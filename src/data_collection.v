==> flow/design.v <==
`timescale 1 ns / 1 ps
module data_collection(
        input wire          system_clk,
        input wire          reset,
        input wire [2:0]    tracking_mode,
        input wire [4:0]    input_data_length,
        input wire          rx_complete,
        input wire [1:0]    rx_error_bit,
        input wire [7:0]    rx_data,
        output wire [1:0]   collection_error_bit,
        input wire          bram_write_idle,
        output wire         bram_write_run,
        output wire         bram_mode,
        output wire [9:0]   bram_addr,
        output wire [31:0]  bram_data
    );
    localparam  SAVE_IDLE       = 0,
                DATA_HEADER     = 1,
                SAVE_DATA       = 2,
                CHECK_CRC       = 3,
                DATA_SPLIT      = 4,
                BRAM_DATA_SAVE  = 5,
                RX_READ_END     = 6;
    localparam  SAVE_DATA_SUCCESS		= 0,
                HEADER_MISMATCH			= 1,
				UNKNOWN_TRACKING_MODE	= 2,
                CHECKSUM_ERROR			= 3;
    localparam  TRACKING_MODE_NONE      = 0,
                TRACKING_MODE_MCC       = 1,
                TRACKING_MODE_RADAR     = 2,
                TRACKING_MODE_MCR       = 3,
                TRACKING_MODE_PROGRAM   = 4;
    localparam  BRAM_ADDR_MCC_AZ            = 4,
                BRAM_ADDR_MCC_EL            = 5,
                BRAM_ADDR_MCC_RANGE         = 6,
                BRAM_ADDR_RADAR_NORTH       = 7,
                BRAM_ADDR_RADAR_EAST        = 8,
                BRAM_ADDR_RADAR_UP          = 9,
                BRAM_ADDR_MCR_AZ            = 10,
                BRAM_ADDR_MCR_EL            = 11,
                BRAM_ADDR_PRE_PROGRAM_AZ    = 12,
                BRAM_ADDR_PRE_PROGRAM_EL    = 13,
                BRAM_ADDR_POSITION_AZ       = 14,
                BRAM_ADDR_POSITION_EL       = 15;
    reg [7:0] received_data;
    reg [7:0] rx_data_buffer[27:0];
    reg [2:0] save_state = SAVE_IDLE;
    reg [1:0] data_collection_error_bit = SAVE_DATA_SUCCESS;
    reg [31:0] split_data_1;
    reg [31:0] split_data_2;
    reg [31:0] split_data_3;
    reg tracking_flag;
    reg [4:0] save_data_count;
    always @(posedge system_clk) begin
        if(reset == 1'b0) begin
            save_data_count <= 0;
            save_state <= SAVE_IDLE;
            tracking_flag <= 0;
        end else begin
            case(save_state)
                SAVE_IDLE: begin
                    if(rx_complete == 1'b1)begin
                        received_data <=  rx_data;
                        if(save_data_count <= 1) begin
							tracking_flag <= 0;
                            save_state <= DATA_HEADER;
                        end else begin
                            save_state <= SAVE_DATA;
                        end                        
                    end else begin
                        save_state <= SAVE_IDLE;
                    end
                end
                DATA_HEADER: begin
					if(tracking_mode == TRACKING_MODE_MCC) begin
					   if(received_data == 8'h16) begin
                            rx_data_buffer[save_data_count] <= received_data;
                            save_data_count <= save_data_count + 1'b1;
                        end else begin
                            save_data_count <= 0;
                            data_collection_error_bit <= HEADER_MISMATCH;
                        end
					end else if(tracking_mode == TRACKING_MODE_RADAR) begin
					   if(save_data_count == 0) begin
					       if(received_data == 8'h55) begin
                                rx_data_buffer[save_data_count] <= received_data;
                                save_data_count <= save_data_count + 1'b1;
                            end else begin
                                save_data_count <= 0;
                                data_collection_error_bit <= HEADER_MISMATCH;
                            end
					   end else if(save_data_count == 1) begin
					       if(received_data == 8'hAA) begin
                                rx_data_buffer[save_data_count] <= received_data;
                                save_data_count <= save_data_count + 1'b1;
                            end else begin
                                save_data_count <= 0;
                                data_collection_error_bit <= HEADER_MISMATCH;
                            end
					   end else begin
					       save_data_count <= 0;
					       data_collection_error_bit <= HEADER_MISMATCH;
					   end
                    end else if(tracking_mode == TRACKING_MODE_MCR) begin
                    end else if(tracking_mode == TRACKING_MODE_PROGRAM) begin
                    end else if(tracking_mode == TRACKING_MODE_NONE) begin
					end else begin
					   data_collection_error_bit <= UNKNOWN_TRACKING_MODE;
					end
                    save_state <= RX_READ_END;                
                end
                SAVE_DATA: begin
                    rx_data_buffer[save_data_count] <= received_data;
                    if(save_data_count == input_data_length-1) begin
                        save_data_count <= 0;
                        save_state <= CHECK_CRC;
                    end else begin
                        save_data_count <= save_data_count + 1'b1;
                        save_state <= RX_READ_END;
                    end
                end
                CHECK_CRC: begin
                    save_state <= DATA_SPLIT;
                end
                DATA_SPLIT: begin
                    if(tracking_mode == TRACKING_MODE_MCC) begin
                        split_data_1[2:0]   <= rx_data_buffer[8][7:5];
                        split_data_1[10:3]  <= rx_data_buffer[7];
                        split_data_1[18:11] <= rx_data_buffer[6];
                        if(rx_data_buffer[6][7:7] == 1)begin
                            split_data_1[31:19] <= 13'b0;
                        end else begin
                            split_data_1[31:19] <= 13'b0;
                        end
                        split_data_2[5:0]   <= rx_data_buffer[10][7:2];
                        split_data_2[13:6]  <= rx_data_buffer[9];
                        split_data_2[18:14] <= rx_data_buffer[8][4:0];                        
                        if(rx_data_buffer[8][4:4] == 1)begin
                            split_data_2[31:19] <= 13'b0;
                        end else begin
                            split_data_2[31:19] <= 13'b0;
                        end
                        split_data_3[7:0]   <= rx_data_buffer[13];
                        split_data_3[15:8]  <= rx_data_buffer[12];
                        split_data_3[23:16] <= rx_data_buffer[11];
                        split_data_3[25:24] <= rx_data_buffer[10][1:0];
                        if(rx_data_buffer[10][1:1] == 1)begin
                            split_data_3[31:26] <= 6'b0;
                        end else begin
                            split_data_3[31:26] <= 6'b0;
                        end
                        tracking_flag <= rx_data_buffer[14][7:7];
                    end else if(tracking_mode == TRACKING_MODE_RADAR) begin
                    end else if(tracking_mode == TRACKING_MODE_MCR) begin
                    end else if(tracking_mode == TRACKING_MODE_PROGRAM) begin
                    end else if(tracking_mode == TRACKING_MODE_NONE) begin
                    end
                    save_state <= BRAM_DATA_SAVE;
                end
                BRAM_DATA_SAVE: begin
                    save_state <= SAVE_IDLE;
                    data_collection_error_bit <= SAVE_DATA_SUCCESS;
                end
                RX_READ_END: begin
                    if(rx_complete == 1'b0) begin
                        save_state <= SAVE_IDLE;
                    end else begin
                        save_state <= RX_READ_END;
                    end                    
                end
            endcase
        end
    end
    assign collection_error_bit = data_collection_error_bit;
    localparam  BRAM_SAVE_IDLE      = 0,
                BRAM_WRITE_START    = 1,
                BRAM_WRITE_DATA1    = 2,
                BRAM_WRITE_DATA2    = 3,
                BRAM_WRITE_DATA3    = 4,
                BRAM_WRITE_DONE     = 5;
    reg [2:0] bram_write_state      = BRAM_SAVE_IDLE;
    reg bram_write_run_enable       = 1'h0;
    reg [1:0] bram_write_data_count = 2'h0;
    reg [31:0] reg_bram_data        = 32'h0;
    reg [9:0] reg_bram_addr         = 9'h0;
    reg [2:0] bram_write_done_count = 3'h0;
    reg reg_bram_mode               = 1'b0;
    always @(posedge system_clk) begin
        if(reset == 1'b0) begin
            bram_write_state = BRAM_SAVE_IDLE;            
			bram_write_data_count <= 2'h0;
			bram_write_done_count <= 3'h0;
			bram_write_run_enable <= 1'b0;
            reg_bram_mode <= 1'b0;
        end else begin
            case(bram_write_state)
                BRAM_SAVE_IDLE: begin
                    if(save_state == BRAM_DATA_SAVE)begin
                        bram_write_state <= BRAM_WRITE_START;
                        bram_write_data_count <= 2'h0;
                        bram_write_done_count <= 3'h0;
                        reg_bram_mode <= 1'b1;
                    end else begin
                        reg_bram_mode <= 1'b0;
                    end
                end
                BRAM_WRITE_START: begin
                    bram_write_run_enable = 1'b1;
                    if(bram_write_data_count == 2'd0) begin
                        bram_write_state <= BRAM_WRITE_DATA1;
                    end else if(bram_write_data_count == 2'd1) begin
                        bram_write_state <= BRAM_WRITE_DATA2;
                    end else if(bram_write_data_count == 2'd2) begin
                        bram_write_state <= BRAM_WRITE_DATA3;
                    end else begin
                        bram_write_state <= BRAM_SAVE_IDLE;
                    end
                    bram_write_data_count <= bram_write_data_count + 2'b1;
                end                
                BRAM_WRITE_DATA1: begin
                    bram_write_run_enable = 1'b0;
                    reg_bram_data <= split_data_1;
                    bram_write_state <= BRAM_WRITE_DONE;
                    if(tracking_mode == TRACKING_MODE_MCC) begin
                        reg_bram_addr <= BRAM_ADDR_MCC_AZ;
                    end else if(tracking_mode == TRACKING_MODE_RADAR) begin
                        reg_bram_addr <= BRAM_ADDR_RADAR_NORTH;
                    end else if(tracking_mode == TRACKING_MODE_MCR) begin
                        reg_bram_addr <= BRAM_ADDR_MCR_AZ;
                    end else if(tracking_mode == TRACKING_MODE_PROGRAM) begin
                        reg_bram_addr <= BRAM_ADDR_PRE_PROGRAM_AZ;
                    end else if(tracking_mode == TRACKING_MODE_NONE) begin
                        reg_bram_addr <= BRAM_ADDR_POSITION_AZ;
                    end else begin
                        bram_write_state <= BRAM_SAVE_IDLE;
                    end
                end
                BRAM_WRITE_DATA2: begin
                    bram_write_run_enable = 1'b0;
                    reg_bram_data <= split_data_2;
                    bram_write_state <= BRAM_WRITE_DONE;
                    if(tracking_mode == TRACKING_MODE_MCC) begin
                        reg_bram_addr <= BRAM_ADDR_MCC_EL;
                    end else if(tracking_mode == TRACKING_MODE_RADAR) begin
                        reg_bram_addr <= BRAM_ADDR_RADAR_EAST;
                    end else if(tracking_mode == TRACKING_MODE_MCR) begin
                        reg_bram_addr <= BRAM_ADDR_MCR_EL;
                    end else if(tracking_mode == TRACKING_MODE_PROGRAM) begin
                        reg_bram_addr <= BRAM_ADDR_PRE_PROGRAM_EL;
                    end else if(tracking_mode == TRACKING_MODE_NONE) begin      
                        reg_bram_addr <= BRAM_ADDR_POSITION_EL;              
                    end else begin
                        bram_write_state <= BRAM_SAVE_IDLE;
                    end
                end
                BRAM_WRITE_DATA3: begin
                    bram_write_run_enable = 1'b0;
                    reg_bram_data <= split_data_3;
                    bram_write_state <= BRAM_WRITE_DONE;
                    if(tracking_mode == TRACKING_MODE_MCC) begin
                        reg_bram_addr <= BRAM_ADDR_MCC_RANGE;
                    end else if(tracking_mode == TRACKING_MODE_RADAR) begin
                        reg_bram_addr <= BRAM_ADDR_RADAR_UP;                   
                    end else begin
                        bram_write_state <= BRAM_SAVE_IDLE;
                    end
                end
                BRAM_WRITE_DONE: begin
                    if(bram_write_idle == 1'b1) begin
                        if(bram_write_data_count == 3'd2) begin
                            if(tracking_mode == TRACKING_MODE_MCC || tracking_mode == TRACKING_MODE_RADAR) begin
                                bram_write_state <= BRAM_WRITE_START;
                            end else begin
                                bram_write_state <= BRAM_SAVE_IDLE;
                            end
                        end else if(bram_write_data_count == 3'd3) begin
                            bram_write_state <= BRAM_SAVE_IDLE;
                        end else begin
                            bram_write_state <= BRAM_WRITE_START;
                        end
                    end else begin
                        if(bram_write_done_count == 3'd7) begin 
                            bram_write_state <= BRAM_SAVE_IDLE;
                            bram_write_done_count <= 0;
                        end else begin
                            bram_write_state <= BRAM_WRITE_DONE;
                            bram_write_done_count <= bram_write_done_count + 1'b1;
                        end
                    end
                end
            endcase
        end
    end
    assign bram_write_run   = bram_write_run_enable;
    assign bram_data        = reg_bram_data;
    assign bram_addr        = reg_bram_addr;
    assign bram_mode        = reg_bram_mode;
endmodule
======== From RTL to reports: data_collection ========
What the tools print for data_collection, step after step.
Lines are those of the file above, counted from 1.
Operators: Yosys type, input widths -> output width; for muxes data width and select width s.
Library cell names are shortened.
Not given: --
design
  design top .............................. data_collection
  clock input ............................. system_clk
  cell library ............................ sky130hd
  corner .................................. tt_025C_1v80

======== Word-level counts ========
Source: Yosys, flattened and elaborated, memories not mapped. Widths are those after wreduce. Registers that Yosys merges into a memory's read port (data or address) are not register bits. Print and check cells do not count.
Yosys's memory passes give these memory sizes; they may raise the number of words (mostly to a power of two), join words into wider ones and drop unused or constant bits.
storage and ports
  memory bits (writable) .................. 256
  elaborated cells ........................ 186
  memory bits (read-only) ................. 0
  output and inout port bits .............. 46
  latch bits .............................. 0
  memory cells ............................ 1
  register bits ........................... 70
operators by class
  magnitude comparators ................... 1
  add/subtract/negate cells ............... 4
  reductions and logical operators ........ 25
  shifts and indexed selects .............. 0
  $mul .................................... 0
  bitwise gates (word level) .............. 3
  multiplexer cells ....................... 105
  div/mod/pow operators ................... 0
  eq/ne operators ......................... 36
memory list
  memory          depth  width  line  RTL
  rx_data_buffer  32     8      46    reg [7:0] rx_data_buffer[27:0];
operators by type and width
  kind                number
  $mux 8              22
  $mux 10             12
  $pmux 32 s3         1
  $mux 3              18
  $mux 5              8
  $eq 5x32->1         1
  $pmux 10 s3         1
  $mux 2              13
  $mux 1              23
  $eq 3x3->1 const B  7
  $pmux 3 s7          1
  $eq 3x2->1 const B  6
  $ne 6x6->1 const B  3
  $pmux 3 s5          1
  $ne 4x4->1 const B  3
  $reduce_bool 2->1   5
  $pmux 5 s2          1
  $eq 3x1->1 const B  3
  $ne 3x3->1 const B  3
  $logic_not 3->1     3
  $reduce_and 3->1    3
  $reduce_and 2->1    4
  $eq 8x5->1 const B  1
  $eq 8x7->1 const B  1
  $eq 8x8->1 const B  1
  $reduce_and 8->1    1
  $pmux 2 s2          2
  $reduce_bool 7->1   1
Not listed: further kinds 22, cells in them 25.

======== Logic depth ========
Longest topological path by Yosys (ltp), each cell counted once; first at word level (registers and memories cut), then after technology mapping (sequential cells cut; the memories' decode and read muxes count).
logic depth
  word-level depth ........................ 10
  ABC_AREA ................................ 1
  mapped depth ............................ 13
  gate-level depth less buffers ........... 13

======== Netlist ========
Yosys stat after the flow's synthesis: flattened, memories mapped to cells. It holds for the ABC_AREA given above (unset counts as 0); a run with the other value may have another netlist.
The area totals of this step are shown rounded.
mapped netlist
  cell count .............................. 567
  mapped area ............................. 7270 um^2
  mapped flip-flops ....................... 186
cell types
  cell type  number  total area (um^2)
  edfxtp_1   168     5.04E+03
  nand2_1    128     480.461
  dfxtp_1    18      360.346
  nand3_1    41      205.197
  inv_1      48      180.173
  ha_1       12      150.144
  nor2_1     39      146.39
  buf_4      15      112.608
  nor3_1     19      95.091
  a21oi_1    17      85.082
  nand3_2    5       50.048
  o21ai_0    10      50.048
  xor2_1     4       35.034
  inv_2      8       30.029
  nand2_2    4       25.024
  nand4_1    4       25.024
  nand2_4    2       22.522
  nor2_2     3       18.768
Not listed: further types 15, cells in them 22.

======== Path before layout ========
Source: OpenSTA report_checks on the synthesized netlist (no wires, ideal clock, input and output delay 20% of the period each), path of least setup slack; recovery checks are left aside. Register names are those of the netlist, which keeps one name where synthesis merged equal registers.
timing after synthesis
  path kind ............................... input to register
  from .................................... in reset
  to ...................................... reg split_data_1[0]
  time at the first pin ................... 606 ps
  data required time ...................... 2465 ps
  period .................................. 3030 ps
  path slack .............................. -2770 ps
  arrival ................................. 5235 ps
  delay of the path ....................... 5194 ps
  buffers on the path ..................... 1
  stages .................................. 3
  period reached after synthesis .......... 5800 ps
"delay of the path" is the arrival time less input delay plus setup time.
"stages" counts driving pins, that of a launching flip-flop among them; a cell with two outputs on the path counts twice.
"period reached after synthesis" = period - worst setup slack (recovery checks aside). The figure is calculated, with input and output delays left at 20% of the set period.
Between the ends stands the longest chain of elaborated cells between them, by number of cells; it is not shown to be the way that was timed. Of several equally long chains one is given.
Each line given opens the expression or statement behind the cell; cells for indexed reads and writes are added by Yosys, which also makes memories of some case tables.
between the ends, after synthesis
  cell sequence ........................... buf_4 inv_1 nor3_1
  length of the longest elaborated chain .. 1
  elaborated cells on any way between the ends .. 1
RTL lines, path after synthesis
  what              line  RTL
  from (decl)       4     input wire          reset,
  $reduce_and 3->1  --

======== Path in the finished layout ========
From the final timing report of record 1: the path of least setup slack in the routed layout; clock arrival at registers is part of the times.
The report prints the path's times to 10 ps; the period is as set.
timing after layout
  path kind ............................... input to register
  from .................................... in reset
  to ...................................... reg split_data_3[4]
  arrival ................................. 3480 ps
  time at the first pin ................... 1270 ps
  path slack .............................. 2930 ps
  buffers on the path ..................... 2
  stages .................................. 4
  period .................................. 6360 ps
  data required time ...................... 6410 ps
Between the ends stands the longest chain of elaborated cells between them, by number of cells; it is not shown to be the way that was timed. Of several equally long chains one is given.
between the ends, after layout
  cell sequence ........................... clkdlybuf4s50_1 inv_1 nor3_4 buf_4
  length of the longest elaborated chain .. 1
  elaborated cells on any way between the ends .. 1
RTL lines, path after layout
  what              line  RTL
  from (decl)       4     input wire          reset,
  $reduce_and 3->1  --

==> runs of data_collection <==
Module data_collection, platform sky130hd: 2 stored runs of the flow (Yosys, OpenROAD) with differing settings, in no particular order. Input and output delays are each 20% of the period that was set; the output load is 0.01 pF.
By "worst setup path time" is meant the share of the clock period that the worst setup path is allowed (20% is reserved at inputs, 20% at outputs), minus its slack. Clock arrival times at its registers enter into it.
"worst setup path time" is known to 10 ps.
The results are shown rounded.

---- record 1 ----
settings
  period_ns = 6.36
  CORE_UTILIZATION = 45
  SETUP_SLACK_MARGIN = 0.02
  CORE_ASPECT_RATIO = 0.51
  TNS_END_PERCENT = 10
  ABC_AREA = 1
  CTS_CLUSTER_SIZE = 97
  CAP_MARGIN = 20
  CORE_MARGIN = 2
  SLEW_MARGIN = 20
results
  die footprint ........................... 17200 um^2
  worst setup path time ................... 2160 ps
  worst setup path kind ................... input to register
  standard-cell area after routing ........ 8670 um^2
  area of the synthesized netlist ......... 7270 um^2
  worst hold slack ........................ 412 ps
  setup slack of the critical path ........ 2930 ps

---- record 2 ----
settings
  period_ns = 3.59
  SETUP_SLACK_MARGIN = 0.94
  CAP_MARGIN = 20
  CORE_MARGIN = 2
  CORE_UTILIZATION = 40
  SLEW_MARGIN = 20
results
  die footprint ........................... 19100 um^2
  worst setup path time ................... 2600 ps
  worst setup path kind ................... register to register
  setup slack of the critical path ........ 992 ps
  standard-cell area after routing ........ 8760 um^2
  area of the synthesized netlist ......... 7220 um^2
  worst hold slack ........................ 413 ps
